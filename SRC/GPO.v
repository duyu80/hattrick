==> flow/design.v <==
`timescale 1ns/1ns
module GPO # (
                parameter GPO_DFT = 8'h0
              )
			  (
                input	    		SYSCLK,		 	 
                input	    		RESET_N,		 
                input	    		PORT_CS1,		 
                input	    [15:0]	OFFSET_SEL1,	 
                input	    		RD_WR1,			 
                input	    		PORT_CS2,		 
                input	    [15:0]	OFFSET_SEL2,	 
                input	    		RD_WR2,			 
                input	    [7:0]	DIN1,
                input	    [7:0]	DIN2,
                output reg	[7:0]	DOUT1,			 
                output reg	[7:0]	DOUT2,			 
				output reg  [7:0]   DO0,
				output reg  [7:0]   DO1,
				output reg  [7:0]   DO2,
				output reg  [7:0]   DO3,
				output reg  [7:0]   DO4,
				output reg  [7:0]   DO5,
				output reg  [7:0]   DO6,
				output reg  [7:0]   DO7,                                    
				output reg  [7:0]   DO8,
				output reg  [7:0]   DO9,
				output reg  [7:0]   DO10,
				output reg  [7:0]   DO11,
				output reg  [7:0]   DO12,
				output reg  [7:0]   DO13,
				output reg  [7:0]   DO14,
				output reg  [7:0]   DO15
				);
wire		[7:0]	DOUT_W1 =	(
							({8{OFFSET_SEL1[0]}}  & DO0)		|
							({8{OFFSET_SEL1[1]}}  & DO1)		|
							({8{OFFSET_SEL1[2]}}  & DO2)		|
							({8{OFFSET_SEL1[3]}}  & DO3)		|
							({8{OFFSET_SEL1[4]}}  & DO4)		|
							({8{OFFSET_SEL1[5]}}  & DO5)		|
							({8{OFFSET_SEL1[6]}}  & DO6)		|
							({8{OFFSET_SEL1[7]}}  & DO7)		|
							({8{OFFSET_SEL1[8]}}  & DO8)		|
							({8{OFFSET_SEL1[9]}}  & DO9)		|
							({8{OFFSET_SEL1[10]}} & DO10)		|
							({8{OFFSET_SEL1[11]}} & DO11)		|
							({8{OFFSET_SEL1[12]}} & DO12)		|
							({8{OFFSET_SEL1[13]}} & DO13)		|
							({8{OFFSET_SEL1[14]}} & DO14)		|
							({8{OFFSET_SEL1[15]}} & DO15)
							);
wire		[7:0]	DOUT_W2 =	(
							({8{OFFSET_SEL2[0]}}  & DO0)		|
							({8{OFFSET_SEL2[1]}}  & DO1)		|
							({8{OFFSET_SEL2[2]}}  & DO2)		|
							({8{OFFSET_SEL2[3]}}  & DO3)		|
							({8{OFFSET_SEL2[4]}}  & DO4)		|
							({8{OFFSET_SEL2[5]}}  & DO5)		|
							({8{OFFSET_SEL2[6]}}  & DO6)		|
							({8{OFFSET_SEL2[7]}}  & DO7)		|
							({8{OFFSET_SEL2[8]}}  & DO8)		|
							({8{OFFSET_SEL2[9]}}  & DO9)		|
							({8{OFFSET_SEL2[10]}} & DO10)		|
							({8{OFFSET_SEL2[11]}} & DO11)		|
							({8{OFFSET_SEL2[12]}} & DO12)		|
							({8{OFFSET_SEL2[13]}} & DO13)		|
							({8{OFFSET_SEL2[14]}} & DO14)		|
							({8{OFFSET_SEL2[15]}} & DO15)
							);
always@(posedge SYSCLK or negedge RESET_N)
	begin
		if(RESET_N == 1'b0)
			begin
				DOUT1 <= 8'h0;
			end
		else
			begin
				DOUT1 <= (PORT_CS1 & RD_WR1)? DOUT_W1 : DOUT1;			
			end
	end
always@(posedge SYSCLK or negedge RESET_N)
	begin
		if(RESET_N == 1'b0)
			begin
				DOUT2 <= 8'h0;
			end
		else
			begin
				DOUT2 <= (PORT_CS2 & RD_WR2)? DOUT_W2 : DOUT2;			
			end
	end
always@(posedge SYSCLK or negedge RESET_N)
	begin
		if(RESET_N == 1'b0)
			begin
				DO0  	<= GPO_DFT;
				DO1  	<= GPO_DFT;
				DO2  	<= GPO_DFT;
				DO3  	<= GPO_DFT;
				DO4  	<= GPO_DFT;
				DO5  	<= GPO_DFT;
				DO6  	<= GPO_DFT;
				DO7  	<= GPO_DFT;
				DO8  	<= GPO_DFT;
				DO9  	<= GPO_DFT;
				DO10	<= GPO_DFT;
				DO11	<= GPO_DFT;
				DO12	<= GPO_DFT;
				DO13	<= GPO_DFT;
				DO14	<= GPO_DFT;
				DO15	<= GPO_DFT;
			end
		else
			begin
				DO0 	<= (PORT_CS1 & OFFSET_SEL1[0]  & ~RD_WR1)? DIN1 : DO0 ;
				DO1 	<= (PORT_CS1 & OFFSET_SEL1[1]  & ~RD_WR1)? DIN1 : DO1 ;
				DO2 	<= (PORT_CS1 & OFFSET_SEL1[2]  & ~RD_WR1)? DIN1 : DO2 ;
				DO3 	<= (PORT_CS1 & OFFSET_SEL1[3]  & ~RD_WR1)? DIN1 : DO3 ;
				DO4 	<= (PORT_CS1 & OFFSET_SEL1[4]  & ~RD_WR1)? DIN1 : DO4 ;
				DO5 	<= (PORT_CS1 & OFFSET_SEL1[5]  & ~RD_WR1)? DIN1 : DO5 ;
				DO6 	<= (PORT_CS1 & OFFSET_SEL1[6]  & ~RD_WR1)? DIN1 : DO6 ;
				DO7 	<= (PORT_CS1 & OFFSET_SEL1[7]  & ~RD_WR1)? DIN1 : DO7 ;
				DO8 	<= (PORT_CS1 & OFFSET_SEL1[8]  & ~RD_WR1)? DIN1 : DO8 ;
				DO9 	<= (PORT_CS1 & OFFSET_SEL1[9]  & ~RD_WR1)? DIN1 : DO9 ;
				DO10	<= (PORT_CS1 & OFFSET_SEL1[10] & ~RD_WR1)? DIN1 : DO10;
				DO11	<= (PORT_CS1 & OFFSET_SEL1[11] & ~RD_WR1)? DIN1 : DO11;
				DO12	<= (PORT_CS1 & OFFSET_SEL1[12] & ~RD_WR1)? DIN1 : DO12;
				DO13	<= (PORT_CS1 & OFFSET_SEL1[13] & ~RD_WR1)? DIN1 : DO13;
				DO14	<= (PORT_CS1 & OFFSET_SEL1[14] & ~RD_WR1)? DIN1 : DO14;
				DO15	<= (PORT_CS1 & OFFSET_SEL1[15] & ~RD_WR1)? DIN1 : DO15;
			end
	end
endmodule
# Step by step through the tools: GPO
# The steps from the RTL of GPO to its reports follow in flow order.
# Line numbers count from 1 in the design file above.
# Not given: n/a
# setup
design	GPO
clk_port	SYSCLK
library	sky130hd
corner	tt_025C_1v80

# Elaborated design
# Source: Yosys, flattened and elaborated, memories not mapped. Widths are those after wreduce; folded enables and synchronous resets count as part of the registers. Registers that Yosys merges into a memory's read port (data or address) are not register bits. Print and check cells do not count. Equal cells are merged and count once.
# classes
bitwise	97
# op_table
operator	n
8-bit AND	32
8-bit OR	30
1-bit AND	34
1-bit NOT	1
# word_totals
register_bits	144
inputBits	54
output_inout_bits	144
word_cells	115

# Logic depth
# Yosys ltp: most cells in a row. Word level: on the elaborated netlist, between registers, memories and ports. Mapped: between sequential cells and ports; inverters and the memories' decode and read muxes count.
# depth
ltp_word	16
abc_area	0
ltp_mapped	5

# Mapped cells and area
# Yosys stat after the flow's synthesis: flattened, memories mapped to cells. It holds for the ABC_AREA given above (unset counts as 0); a run with the other value may have another netlist.
# types
type	n
sky130_fd_sc_hd__dfrtp_1	144
sky130_fd_sc_hd__mux2_4	80
sky130_fd_sc_hd__mux2_2	48
sky130_fd_sc_hd__a221oi_1	48
sky130_fd_sc_hd__a22o_1	48
sky130_fd_sc_hd__a22oi_1	32
sky130_fd_sc_hd__nand2_8	10
sky130_fd_sc_hd__a41oi_1	16
sky130_fd_sc_hd__clkbuf_1	27
sky130_fd_sc_hd__and3_1	16
sky130_fd_sc_hd__nor2_1	16
sky130_fd_sc_hd__buf_2	11
sky130_fd_sc_hd__buf_1	6
sky130_fd_sc_hd__nand2_1	6
sky130_fd_sc_hd__buf_12	1
sky130_fd_sc_hd__and2_1	2
sky130_fd_sc_hd__nor2b_2	1
sky130_fd_sc_hd__buf_4	1
# synth_totals
cell_count	513
area_um2	7176.9
ff_cells	144
buf_cells	46

# Path before layout
# Source: OpenSTA report_checks on the synthesized netlist (no wires, ideal clock, input and output delay 20% of the period each), path of least setup slack; recovery checks are left aside. Register names are those of the netlist, which keeps one name where synthesis merged equal registers.
# synth_timing
path_kind	input to register
from	input port PORT_CS1
to	register DO8[7]
tclk_ns	2.1
t_first_pin_ns	0.420
arrival_ns	1.300
required_time_ns	1.975
slack_ns	0.675
path_delay_ns	1.005
stages	5
path_buffers	2
synth_period_reached_ns	1.425
# "path_delay_ns" = arrival - input delay + setup time.
# "stages" counts driving pins, that of a launching flip-flop among them; a cell with two outputs on the path counts twice.
# "synth_period_reached_ns" is the clock period less the worst setup slack; recovery checks do not enter. This is arithmetic on one report: input and output delays are still those of the set period (20% each).
# Between the ends stands the longest chain of elaborated cells between them, by number of cells; it is not shown to be the way that was timed. Of several equally long chains one is given.
# A line is the first line of the expression or statement that the cell stems from. Yosys adds cells for indexed reads and writes and turns some case tables into memories.
# synth_between
cell_sequence	sky130_fd_sc_hd__nor2b_2 -> sky130_fd_sc_hd__buf_4 -> sky130_fd_sc_hd__buf_12 -> sky130_fd_sc_hd__nand2_8 -> sky130_fd_sc_hd__mux2_4
elab_chain_cells	2
# synth_rtl
item	line	text
from (decl)	8	input PORT_CS1,
1-bit AND (2 in a row)	124	DO8 <= (PORT_CS1 & OFFSET_SEL1[8] & ~RD_WR1)? DIN1 : DO8 ;
to (assign)	105	DO8 <= GPO_DFT;
to (assign)	124
to (decl)	26	output reg [7:0] DO8,

# Path in the finished layout
# Path of least setup slack in the final report of run 1 (OpenROAD, finished layout, wires in). Where an end is a register, its clock arrival counts in the times.
# layout_timing
path_kind	register to output
from	register DO11[0]
to	output port DO11[0]
tclk_ns	2.59
t_first_pin_ns	0.42
arrival_ns	1.49
required_time_ns	2.07
slack_ns	0.58
stages	2
path_buffers	1
# layout_between
cell_sequence	sky130_fd_sc_hd__dfrtp_1 -> sky130_fd_sc_hd__clkdlybuf4s50_1
elab_chain_cells	0
# layout_rtl
item	line	text
from (decl)	29	output reg [7:0] DO11,
from (assign)	108	DO11 <= GPO_DFT;
from (assign)	127	DO11 <= (PORT_CS1 & OFFSET_SEL1[11] & ~RD_WR1)? DIN1 : DO11;
to (decl)	29

Measured data: module GPO, platform sky130hd, 2 stored runs of the flow under differing settings, order arbitrary. Input and output delays are each 20% of the period that was set; the output load is 0.01 pF.
"achieved_clock_period_ns" = clock period - worst setup slack. The figure is calculated, with input and output delays left at 20% of the set period.
"timing.worst_path_ns" means the part of the period allowed to the worst setup path (the constraints hold back 20% at inputs and 20% at outputs) less its slack; where the path has registers, the arrival times of their clocks count too.
"totalPower_uw" is the tool's figure for a default switching activity; nothing was simulated.

Run 1, flow files:
==> flow/run.sh <==
#!/bin/bash
# the make line also repeats the synthesis and layout settings of config.mk as NAME=value (left out here)
make -C /OpenROAD-flow-scripts/flow DESIGN_CONFIG=/design/flow/config.mk WORK_HOME=/design/flow/orfs CLKGATE_MAP_FILE= finish
==> flow/config.mk <==
export PLATFORM = sky130hd
export DESIGN_NAME = GPO
export DESIGN_NICKNAME = GPO
export VERILOG_FILES = /design/flow/design.v
export SDC_FILE = /design/flow/constraint.sdc
export NUM_CORES = 4
export LEC_CHECK = 0
export CAP_MARGIN = 20
export CORE_MARGIN = 2
export CORE_UTILIZATION = 55
export GPL_TIMING_DRIVEN = 1
export MAX_ROUTING_LAYER = met5
export PLACE_DENSITY = 0.74
export SETUP_SLACK_MARGIN = 0.19
export SLEW_MARGIN = 15
==> flow/constraint.sdc <==
create_clock -name core_clock -period 2.59 [get_ports {SYSCLK}]
set_input_delay 0.5180 -clock core_clock [delete_from_list [all_inputs] [get_ports {SYSCLK}]]
set_output_delay 0.5180 -clock core_clock [all_outputs]
set_load 0.01 [all_outputs]

==> results of run 1, as CSV <==
result,value
ws_setup_ns,0.582
timing.worst_path_ns,1.49
worst_setup_path_type,"register to output"
totalPower_uw,8117
die_um2,13978.3
achieved_clock_period_ns,2.008
final_stdcell_area_um2,9898.2
post_synth_area_um2,7176.9

Run 2, flow files:
==> flow/run.sh <==
#!/bin/bash
# the make line also repeats the synthesis and layout settings of config.mk as NAME=value (left out here)
make -C /OpenROAD-flow-scripts/flow DESIGN_CONFIG=/design/flow/config.mk WORK_HOME=/design/flow/orfs CLKGATE_MAP_FILE= finish
==> flow/config.mk <==
export PLATFORM = sky130hd
export DESIGN_NAME = GPO
export DESIGN_NICKNAME = GPO
export VERILOG_FILES = /design/flow/design.v
export SDC_FILE = /design/flow/constraint.sdc
export NUM_CORES = 4
export LEC_CHECK = 0
export CAP_MARGIN = 20
export CORE_MARGIN = 2
export CORE_UTILIZATION = 20
export SLEW_MARGIN = 20
==> flow/constraint.sdc <==
create_clock -name core_clock -period 1.51 [get_ports {SYSCLK}]
set_input_delay 0.3020 -clock core_clock [delete_from_list [all_inputs] [get_ports {SYSCLK}]]
set_output_delay 0.3020 -clock core_clock [all_outputs]
set_load 0.01 [all_outputs]

==> results of run 2, as CSV <==
result,value
ws_setup_ns,-0.004
timing.worst_path_ns,1.21
worst_setup_path_type,"input to register"
totalPower_uw,14611
die_um2,37415.2
achieved_clock_period_ns,1.514
final_stdcell_area_um2,11322.1
post_synth_area_um2,7176.9
