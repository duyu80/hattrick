==> flow/design.v <==
`timescale 1ns/1ns
module INTERRUPT (
                input	    		SYSCLK,		 	 
                input	    		RESET_N,		 
                input	    		PORT_CS1,		 
                input	    [15:0]	OFFSET_SEL1,	 
                input	    		RD_WR1,			 
                output reg	[7:0]	DOUT1,			 
                input       [7:0]   DIN0,DIN1,DIN2,DIN3,
				                    DIN4,DIN5,DIN6,DIN7,
									DIN8,DIN9,DIN10,DIN11,
									DIN12,DIN13,DIN14,DIN15,
				output              I2C_ALERT_L
			);
reg                 INTERRUPT7,INTERRUPT6,INTERRUPT5,INTERRUPT4,
                    INTERRUPT3,INTERRUPT2,INTERRUPT1,INTERRUPT0;
wire		[7:0]	DOUT_W1 =	({8{OFFSET_SEL1[0 ]}} & {INTERRUPT7,INTERRUPT6,INTERRUPT5,INTERRUPT4,
                                                         INTERRUPT3,INTERRUPT2,INTERRUPT1,INTERRUPT0}  )    |
                                ({8{OFFSET_SEL1[1 ]}} & 0 )    |
                                ({8{OFFSET_SEL1[2 ]}} & 0 )    |
                                ({8{OFFSET_SEL1[3 ]}} & 0 )    |
                                ({8{OFFSET_SEL1[4 ]}} & 0 )    |
								({8{OFFSET_SEL1[5 ]}} & 0 )    |
                                ({8{OFFSET_SEL1[6 ]}} & 0 )    |
                                ({8{OFFSET_SEL1[7 ]}} & 0 )    |
                                ({8{OFFSET_SEL1[8 ]}} & 0 )    |
                                ({8{OFFSET_SEL1[9 ]}} & 0 )    |
								({8{OFFSET_SEL1[10]}} & 0 )    |
                                ({8{OFFSET_SEL1[11]}} & 0 )    |
                                ({8{OFFSET_SEL1[12]}} & 0 )    |
                                ({8{OFFSET_SEL1[13]}} & 0 )    |
                                ({8{OFFSET_SEL1[14]}} & 0 )    |
								({8{OFFSET_SEL1[15]}} & 0 );
reg         [7:0]   DIN0_D,DIN1_D,DIN2_D,DIN3_D,
					DIN4_D,DIN5_D,DIN6_D,DIN7_D,
					DIN8_D,DIN9_D,DIN10_D,DIN11_D,
					DIN12_D,DIN13_D,DIN14_D,DIN15_D;
assign              I2C_ALERT_L = ~INTERRUPT2 & ~INTERRUPT1 & ~INTERRUPT0;
always@(posedge SYSCLK or negedge RESET_N)
	begin
		if(RESET_N == 1'b0)
			begin
				DOUT1 <= 8'h0;
			end
		else
			begin
				DOUT1 <= (PORT_CS1 & RD_WR1)? DOUT_W1 : DOUT1;
			end
	end
always@(posedge SYSCLK or negedge RESET_N)
	begin
		if(RESET_N == 1'b0)
			begin
			    {INTERRUPT7,INTERRUPT6,INTERRUPT5,INTERRUPT4,
                 INTERRUPT3,INTERRUPT2,INTERRUPT1,INTERRUPT0} <= 8'h0;
                {DIN15_D,DIN14_D,DIN13_D,DIN12_D,
				 DIN11_D,DIN10_D,DIN9_D,DIN8_D,
				 DIN7_D,DIN6_D,DIN5_D,DIN4_D,
				 DIN3_D,DIN2_D,DIN1_D,DIN0_D} <= 16'h0;
			end
		else
		    begin
			    INTERRUPT0 <= (DIN0_D ^ DIN0) | (DIN1_D ^ DIN1) ? 1'b1 : (PORT_CS1 & RD_WR1? 1'b0 : INTERRUPT0);
				INTERRUPT1 <= (DIN2_D ^ DIN2) | (DIN3_D ^ DIN3) ? 1'b1 : (PORT_CS1 & RD_WR1? 1'b0 : INTERRUPT1);
				INTERRUPT2 <= (DIN4_D ^ DIN4) | (DIN5_D ^ DIN5) ? 1'b1 : (PORT_CS1 & RD_WR1? 1'b0 : INTERRUPT2);
				{DIN15_D,DIN14_D,DIN13_D,DIN12_D,
				 DIN11_D,DIN10_D,DIN9_D,DIN8_D,
				 DIN7_D,DIN6_D,DIN5_D,DIN4_D,
				 DIN3_D,DIN2_D,DIN1_D,DIN0_D} <= {DIN15,DIN14,DIN13,DIN12,
				                                  DIN11,DIN10,DIN9,DIN8,
				                                  DIN7,DIN6,DIN5,DIN4,
				                                  DIN3,DIN2,DIN1,DIN0};
			end
	end
endmodule
* Tool chain data of INTERRUPT *
The steps from the RTL of INTERRUPT to its reports follow in flow order.
Line numbers count from 1 in the design file above.
Cell names lack the library's common part.
The mark n/a stands for no value.

inputs
  design top = INTERRUPT
  clock = SYSCLK
  standard-cell library = sky130hd
  corner = tt_025C_1v80

* Word level *
Source: Yosys, flattened and elaborated, memories not mapped. Widths are those after wreduce. Registers that Yosys merges into a memory's read port (data or address) are not register bits. Print and check cells do not count. Equal cells are merged and count once.

cells by class
  mux-type cells = 4
  bitwise gates (word level) = 16
  reductions and logical operators = 6

operators with widths
  operator                              count
  8-bit XOR                             6
  8-bit OR                              3
  8-bit nonzero test                    3
  8-bit by 3-bit AND with 8-bit output  1
  2-bit nonzero test                    3
  1-bit 2-to-1 mux                      4
  1-bit AND                             3
  1-bit NOT                             3

bit counts
  bits in registers = 59
  input bits = 148
  output and inout bits = 9
  elaborated cells = 36

* Logic depth *
Depth = most cells in a row (Yosys ltp): at word level without a register or memory, in the mapped netlist without a sequential cell, where the memories' decode and read muxes count.

depth
  word-level depth = 4
  ABC_AREA = 1
  gate-level depth with buffers = 7
  depth with buffers taken out = 7

* Mapped cells and area *
The flow's flattened synthesis, as Yosys stat reports it; memories are mapped. The netlist is that of the ABC_AREA named above (0 if unset); the other value can give another one.

cell types
  cell type  count  area in all (um^2)
  dfrtp_1    54     1.35E+03
  nand2_1    89     334.07
  inv_1      49     183.926
  xnor2_1    18     157.651
  nor2_1     37     138.883
  nand3_1    9      45.043
  buf_4      5      37.536
  or2_0      3      18.768
  o21ai_0    3      15.014
  nand2_2    1      6.256
  nor3_1     1      5.005
  conb_1     1      3.754

mapped netlist
  cell count = 270
  mapped area = 0.0022972 mm^2
  area of sequential cells = 0.0013513 mm^2
  flip-flop cells = 54
  buffers = 5

* Timing after synthesis *
Source: OpenSTA report_checks on the synthesized netlist (no wires, ideal clock, input and output delay 20% of the period each), path of least setup slack; recovery checks are left aside. Register names are those of the netlist, which keeps one name where synthesis merged equal registers.

timing post-synthesis
  kind = reg2out
  start = reg INTERRUPT0
  end = out I2C_ALERT_L
  period = 1240 ps
  output delay = 248 ps
  launch time at the first pin = 0 ps
  arrival = 683 ps
  data required time = 992 ps
  setup slack = 309 ps
  path delay = 683 ps
  stages = 2
  path buffers = 0
  synthesis period reached = 931 ps

"path delay" is the arrival time less input delay plus setup time.
A path that ends at an output port has no setup time.
"stages": output pins that drive a net of the path, with the launching flip-flop's if there is one; two outputs of one cell count as two.
"synthesis period reached" is the clock period less the worst setup slack; recovery checks do not enter. This is arithmetic on one report: input and output delays are still those of the set period (20% each).
Between the ends stands the longest chain of elaborated cells between them, by number of cells; it is not shown to be the way that was timed. Of several equally long chains one is given.
A line is the first line of the expression or statement that the cell stems from. Yosys adds cells for indexed reads and writes and turns some case tables into memories.

between the ends, post-synthesis
  cell sequence = dfrtp_1 -> nor3_1
  length of the longest elaborated chain = 2
  elaborated cells between the ends (all ways) = 2
  RTL lines with such cells = 1
  those cells by class = 2 x logic

RTL lines, path post-synthesis
  element          RTL line  source
  start, declared  16        INTERRUPT3,INTERRUPT2,INTERRUPT1,INTERRUPT0;
  start, assigned  63        INTERRUPT0 <= (DIN0_D ^ DIN0) | (DIN1_D ^ DIN1) ? 1'b1 : (PORT_CS1 & RD_WR1? 1'b0 : INTERRUPT0);
  1-bit NOT        38        assign              I2C_ALERT_L = ~INTERRUPT2 & ~INTERRUPT1 & ~INTERRUPT0;
  1-bit AND        38
  end, declared    13        output I2C_ALERT_L

* Path in the finished layout *
From the final timing report of run 1: the path of least setup slack in the routed layout; clock arrival at registers is part of the times.
The path's times are printed in steps of 10 ps; the period is the one set.

timing post-layout
  kind = reg2out
  start = reg DOUT1[1]
  end = out DOUT1[1]
  period = 2050 ps
  output delay = 410 ps
  launch time at the first pin = 330 ps
  arrival = 1380 ps
  data required time = 1640 ps
  setup slack = 260 ps
  stages = 2
  path buffers = 1

between the ends, post-layout
  cell sequence = dfrtp_1 -> clkdlybuf4s50_1
  length of the longest elaborated chain = 0
  elaborated cells between the ends (all ways) = 0
  RTL lines with such cells = 0

RTL lines, path post-layout
  element          RTL line  source
  start, declared  8         output reg [7:0] DOUT1,
  start, assigned  43        DOUT1 <= 8'h0;
  start, assigned  47        DOUT1 <= (PORT_CS1 & RD_WR1)? DOUT_W1 : DOUT1;
  end, declared    8

--- measured runs ---
Top module INTERRUPT; platform sky130hd; tools Yosys and OpenROAD; 2 stored runs in no particular order. Input and output delays are each 20% of the period that was set; the output load is 0.01 pF.
By "total design power" is meant OpenSTA's value without simulated activity: inputs other than the clock are taken to toggle once in ten clock periods, and the tool carries that through the logic.
A setting shown as - is not set for that run.

setting or result                        run 1      run 2
period_ns                                2.05       0.837
CORE_UTILIZATION                         39         40
CELL_PAD_IN_SITES_GLOBAL_PLACEMENT       0          -
CELL_PAD_IN_SITES_DETAIL_PLACEMENT       2          -
TNS_END_PERCENT                          90         -
ABC_AREA                                 1          -
GPL_ROUTABILITY_DRIVEN                   0          -
SLEW_MARGIN                              40         20
MIN_ROUTING_LAYER                        met2       -
MAX_ROUTING_LAYER                        met5       -
CAP_MARGIN                               20         20
CORE_MARGIN                              2          2
final utilization (%)                    54.4       60.2
total negative slack (ps)                0          -1695
std-cell area (final layout) (mm^2)      0.0030492  0.0028615
smallest setup slack (ps)                257        -354
total die area (mm^2)                    0.0065206  0.0055637
mapped cell area after synthesis (mm^2)  0.0022972  0.0019932
total design power (uW)                  2312       5134
--- end ---
